==> flow/design.v <==
module traffic_light (
    input  clk,
    input  rst,
    input  pass,
    output R,
    output G,
    output Y
);
    reg [10:0] counter;
    reg [2:0] state,next;
    reg [10:0] cycle[0:6];
    reg [2:0] light[0:6];
    initial begin
        counter<=11'd0;
        next<=3'd0;
        state<=3'd0;
        cycle[0]<=11'd1024;
        cycle[1]<=11'd128;
        cycle[2]<=11'd128;
        cycle[3]<=11'd128;
        cycle[4]<=11'd128;
        cycle[5]<=11'd512;
        cycle[6]<=11'd1024;
        light[0]<=3'b010;
        light[1]<=3'b000;
        light[2]<=3'b010;
        light[3]<=3'b000;
        light[4]<=3'b010;
        light[5]<=3'b001;
        light[6]<=3'b100;
    end
    always@(posedge clk or posedge rst)begin
        if(rst)begin
            counter<=11'd0;
            next<=3'd0;
        end
        else begin
            if (pass && state!=3'd0)begin
                counter<=11'd0;
                next<=3'd0;
            end
            else begin
                counter=counter+11'd1;
                if(counter==cycle[state])begin
                    counter<=11'd0;
                    if(next < 3'd6)begin
                        next<=state+3'd1;
                    end
                    else begin
                        next<=3'd0;
                    end
                end
            end
        end
    end
    always@(*)begin
        state<=next;
    end
    assign {R,G,Y}=light[state];
endmodule
== Reports on traffic_light ==
The steps from the RTL of traffic_light to its reports follow in flow order.
Line numbers count from 1 in the design file above.
Cell names lack the library's common part.
Not given: n/a
Inputs
  design top: traffic_light
  clock port: clk
  library: sky130hd
  timing corner: tt_025C_1v80

== Word level ==
Counts by Yosys on the flattened word-level netlist (proc, flatten, opt, wreduce; memories kept). Register bits leave out memories and registers merged into their read ports (data or address). Print and check cells are left out.
Memory sizes are those after Yosys's memory passes, which may raise the word count (mostly to a power of two), join words into wider ones and drop unused or constant bits.
Bit counts
  input bits: 3
  bits in read-only memories: 42
  memories: 2
  output and inout bits: 3
  bits in registers: 14
  cells after elaboration: 16
Memories
  cycle: words 7, bits a word 3, rd ports 1, write ports 0, line 11  | reg [10:0] cycle[0:6];
  light: words 7, bits a word 3, rd ports 1, write ports 0, line 12  | reg [2:0] light[0:6];
Operators by class
  reduce/logical cells: 3
  order comparisons: 1
  $add $sub $neg: 2
  equal/unequal tests: 1
  muxes and demuxes: 5
Operators with widths (number)
  11-bit two-way mux: 2
  11-bit by 1-bit adder with 11-bit output with constant B: 1
  11-bit equality test: 1
  3-bit two-way mux: 3
  3-bit by 1-bit adder with 3-bit output with constant B: 1
  3-bit < comparator with constant B: 1
  3-bit nonzero test: 1
  2-bit nonzero test: 1
  1-bit logical AND: 1

== Depth ==
Depth = most cells in a row (Yosys ltp): at word level without a register or memory, in the mapped netlist without a sequential cell, where the memories' decode and read muxes count.
Depth
  word-level depth: 4
  ABC_AREA: 1
  mapped depth: 12

== Netlist ==
The flow's flattened synthesis, as Yosys stat reports it; memories are mapped. The netlist is that of the ABC_AREA named above (0 if unset); the other value can give another one.
Cell types
  dfrtp_1: number 14, area in all 350.336 um^2
  nand2_1: number 33, area in all 123.869 um^2
  inv_1: number 19, area in all 71.318 um^2
  ha_1: number 5, area in all 62.56 um^2
  nand3_1: number 10, area in all 50.048 um^2
  nor2_1: number 12, area in all 45.043 um^2
  nor2_2: number 7, area in all 43.792 um^2
  nand4_1: number 6, area in all 37.536 um^2
  nand2_2: number 4, area in all 25.024 um^2
  nand2_4: number 2, area in all 22.522 um^2
  nor2_4: number 2, area in all 22.522 um^2
  nand3_2: number 2, area in all 20.019 um^2
  o21ai_4: number 1, area in all 16.266 um^2
  a21oi_1: number 3, area in all 15.014 um^2
  nand3b_1: number 2, area in all 15.014 um^2
  o21ai_0: number 3, area in all 15.014 um^2
  o21bai_1: number 2, area in all 15.014 um^2
  buf_2: number 1, area in all 5.005 um^2
Other cell types: 2; their cells: 2.
Mapped netlist
  chip area (Yosys): 965.9 um^2
  mapped flip-flops: 14
  area of sequential cells: 350.3 um^2
  standard cells after synthesis: 130

== Worst setup path after synthesis ==
Path of least setup slack by OpenSTA after synthesis, without wires, with an ideal clock, recovery checks aside; 20% of the period is set as input and as output delay. Where synthesis merged equal registers, the netlist keeps one of their names.
Timing post-synthesis
  path type: register to register
  start: reg counter[0]
  end: reg counter[0]
  clock period: 2.47 ns
  arrival time: 1.493 ns
  launch time at the first pin: 0.000 ns
  setup time: 0.122 ns
  driving pins on the path: 12
  required time: 2.348 ns
  path delay: 1.615 ns
  setup slack: 0.855 ns
  synthesis period reached: 1.615 ns
"path delay" = arrival - input delay + setup time.
"driving pins on the path" counts driving pins, that of a launching flip-flop among them; a cell with two outputs on the path counts twice.
"synthesis period reached" is the clock period less the worst setup slack; recovery checks do not enter. This is arithmetic on one report: input and output delays are still those of the set period (20% each).
The rows between start and end are the longest chain of elaborated cells between them; the timing report does not say that the signal goes this way. Where chains are equally long, one stands for them.
A line is the first line of the expression or statement that the cell stems from. Yosys adds cells for indexed reads and writes and turns some case tables into memories.
At most two assigning lines are given for a register; there are more.
On the way, post-synthesis
  cells stage by stage: dfrtp_1 > ha_1 > nand2_1 > inv_1 > nand3b_1 > nand2_1 > nor2_1 > nand4_1 > nor2_4 > nand2_4 > nand2_4 > nor2_1
  cells in the longest elaborated chain: 4
RTL lines, path post-synthesis
  start: declaration: line 9  | reg [10:0] counter;
  start: assignment: line 34  | counter<=11'd0;
  start: assignment: line 43  | counter=counter+11'd1;
  11-bit by 1-bit adder with 11-bit output: line 43
  11-bit equality test: line 44  | if(counter==cycle[state])begin
  11-bit two-way mux: line 44
  11-bit two-way mux: line 38  | if (pass && state!=3'd0)begin
  end: assignment: line 39  | counter<=11'd0;
  end: assignment: line 43
  end: declaration: line 9

== Worst path after layout ==
From the final timing report of flow run 1: the path of least setup slack in the routed layout; clock arrival at registers is part of the times.
Timing after layout
  path type: register to output
  start: reg next[0]
  end: out G
  clock period: 2.81 ns
  arrival time: 1.64 ns
  required time: 2.25 ns
  setup slack: 0.60 ns
  launch time at the first pin: 0.24 ns
  output delay: 0.56 ns
  driving pins on the path: 6
The rows between start and end are the longest chain of elaborated cells between them; the timing report does not say that the signal goes this way. Where chains are equally long, one stands for them.
The chain passes a memory read, where the word-level depth is cut; so it can be longer than that depth.
At most two assigning lines are given for a register; there are more.
On the way, after layout
  cells stage by stage: dfrtp_1 > inv_1 > ha_1 > nand2_1 > o21ai_0 > clkdlybuf4s50_1
  cells in the longest elaborated chain: 1
RTL lines, path after layout
  start: declaration: line 10  | reg [2:0] state,next;
  start: assignment: line 35  | next<=3'd0;
  start: assignment: line 47  | next<=state+3'd1;
  memory 7 x 3 bit: line 12  | reg [2:0] light[0:6];
  end: declaration: line 6  | output G,

Data sheet: physical implementation of traffic_light

Record of 2 stored runs of the RTL-to-layout flow on traffic_light, platform sky130hd. The runs are unordered. Constraints: input delay and output delay 20% of the set period each, output load 0.01 pF.
"achieved clock period (ns)": clock period set for the run, less the worst setup slack. It is reckoned from that one timing run; input and output delays stay at 20% of the period that was set.
"worst setup path time (ns)": the worst setup path's part of the clock period (all of it between registers, 20% less for each end at a port) less its slack. A launch clock that arrives late makes it longer, a capture clock that arrives late makes it shorter.
"finish__power__total" is the tool's figure for a default switching activity; nothing was simulated.

Flow files of flow run 1
==> flow/run.sh <==
#!/bin/bash
# the make line also repeats the synthesis and layout settings of config.mk as NAME=value (left out here)
make -C /OpenROAD-flow-scripts/flow DESIGN_CONFIG=/design/flow/config.mk WORK_HOME=/design/flow/orfs CLKGATE_MAP_FILE= finish
==> flow/config.mk <==
export PLATFORM = sky130hd
export DESIGN_NAME = traffic_light
export DESIGN_NICKNAME = traffic_light
export VERILOG_FILES = /design/flow/design.v
export SDC_FILE = /design/flow/constraint.sdc
export NUM_CORES = 4
export LEC_CHECK = 0
export ABC_AREA = 1
export CAP_MARGIN = 20
export CORE_MARGIN = 10
export CORE_UTILIZATION = 26
export GPL_ROUTABILITY_DRIVEN = 0
export MIN_ROUTING_LAYER = met1
export SETUP_SLACK_MARGIN = -0.18
export SLEW_MARGIN = 20
==> flow/constraint.sdc <==
create_clock -name core_clock -period 2.81 [get_ports {clk}]
set_input_delay 0.5620 -clock core_clock [delete_from_list [all_inputs] [get_ports {clk}]]
set_output_delay 0.5620 -clock core_clock [all_outputs]
set_load 0.01 [all_outputs]

report of flow run 1
yosys chip area after synthesis (um^2): 965.9
finish__design__die__area: 6552.9
finish__design__instance__area__stdcell: 1126.1
finish__design__instance__utilization: 0.3099
finish__timing__setup__ws: 0.604
finish__timing__setup__tns: 0.000
finish__timing__hold__ws: 0.542
finish__power__total: 4.010e-04
achieved clock period (ns): 2.206
worst setup path time (ns): 1.64
worst setup path kind: register to output

Flow files of flow run 2
==> flow/run.sh <==
#!/bin/bash
# the make line also repeats the synthesis and layout settings of config.mk as NAME=value (left out here)
make -C /OpenROAD-flow-scripts/flow DESIGN_CONFIG=/design/flow/config.mk WORK_HOME=/design/flow/orfs CLKGATE_MAP_FILE= finish
==> flow/config.mk <==
export PLATFORM = sky130hd
export DESIGN_NAME = traffic_light
export DESIGN_NICKNAME = traffic_light
export VERILOG_FILES = /design/flow/design.v
export SDC_FILE = /design/flow/constraint.sdc
export NUM_CORES = 4
export LEC_CHECK = 0
export CAP_MARGIN = 20
export CELL_PAD_IN_SITES_DETAIL_PLACEMENT = 0
export CORE_MARGIN = 8
export CORE_UTILIZATION = 59
export GPL_TIMING_DRIVEN = 0
export HOLD_SLACK_MARGIN = 0.02
export MAX_ROUTING_LAYER = met5
export PLACE_DENSITY_LB_ADDON = 0.28
export SLEW_MARGIN = 20
==> flow/constraint.sdc <==
create_clock -name core_clock -period 2.46 [get_ports {clk}]
set_input_delay 0.4920 -clock core_clock [delete_from_list [all_inputs] [get_ports {clk}]]
set_output_delay 0.4920 -clock core_clock [all_outputs]
set_load 0.01 [all_outputs]

report of flow run 2
yosys chip area after synthesis (um^2): 1088.5
finish__design__die__area: 3475.7
finish__design__instance__area__stdcell: 1222.4
finish__design__instance__utilization: 0.7080
finish__timing__setup__ws: 0.143
finish__timing__setup__tns: 0.000
finish__timing__hold__ws: 0.536
finish__power__total: 1.104e-03
achieved clock period (ns): 2.317
worst setup path time (ns): 2.32
worst setup path kind: register to register
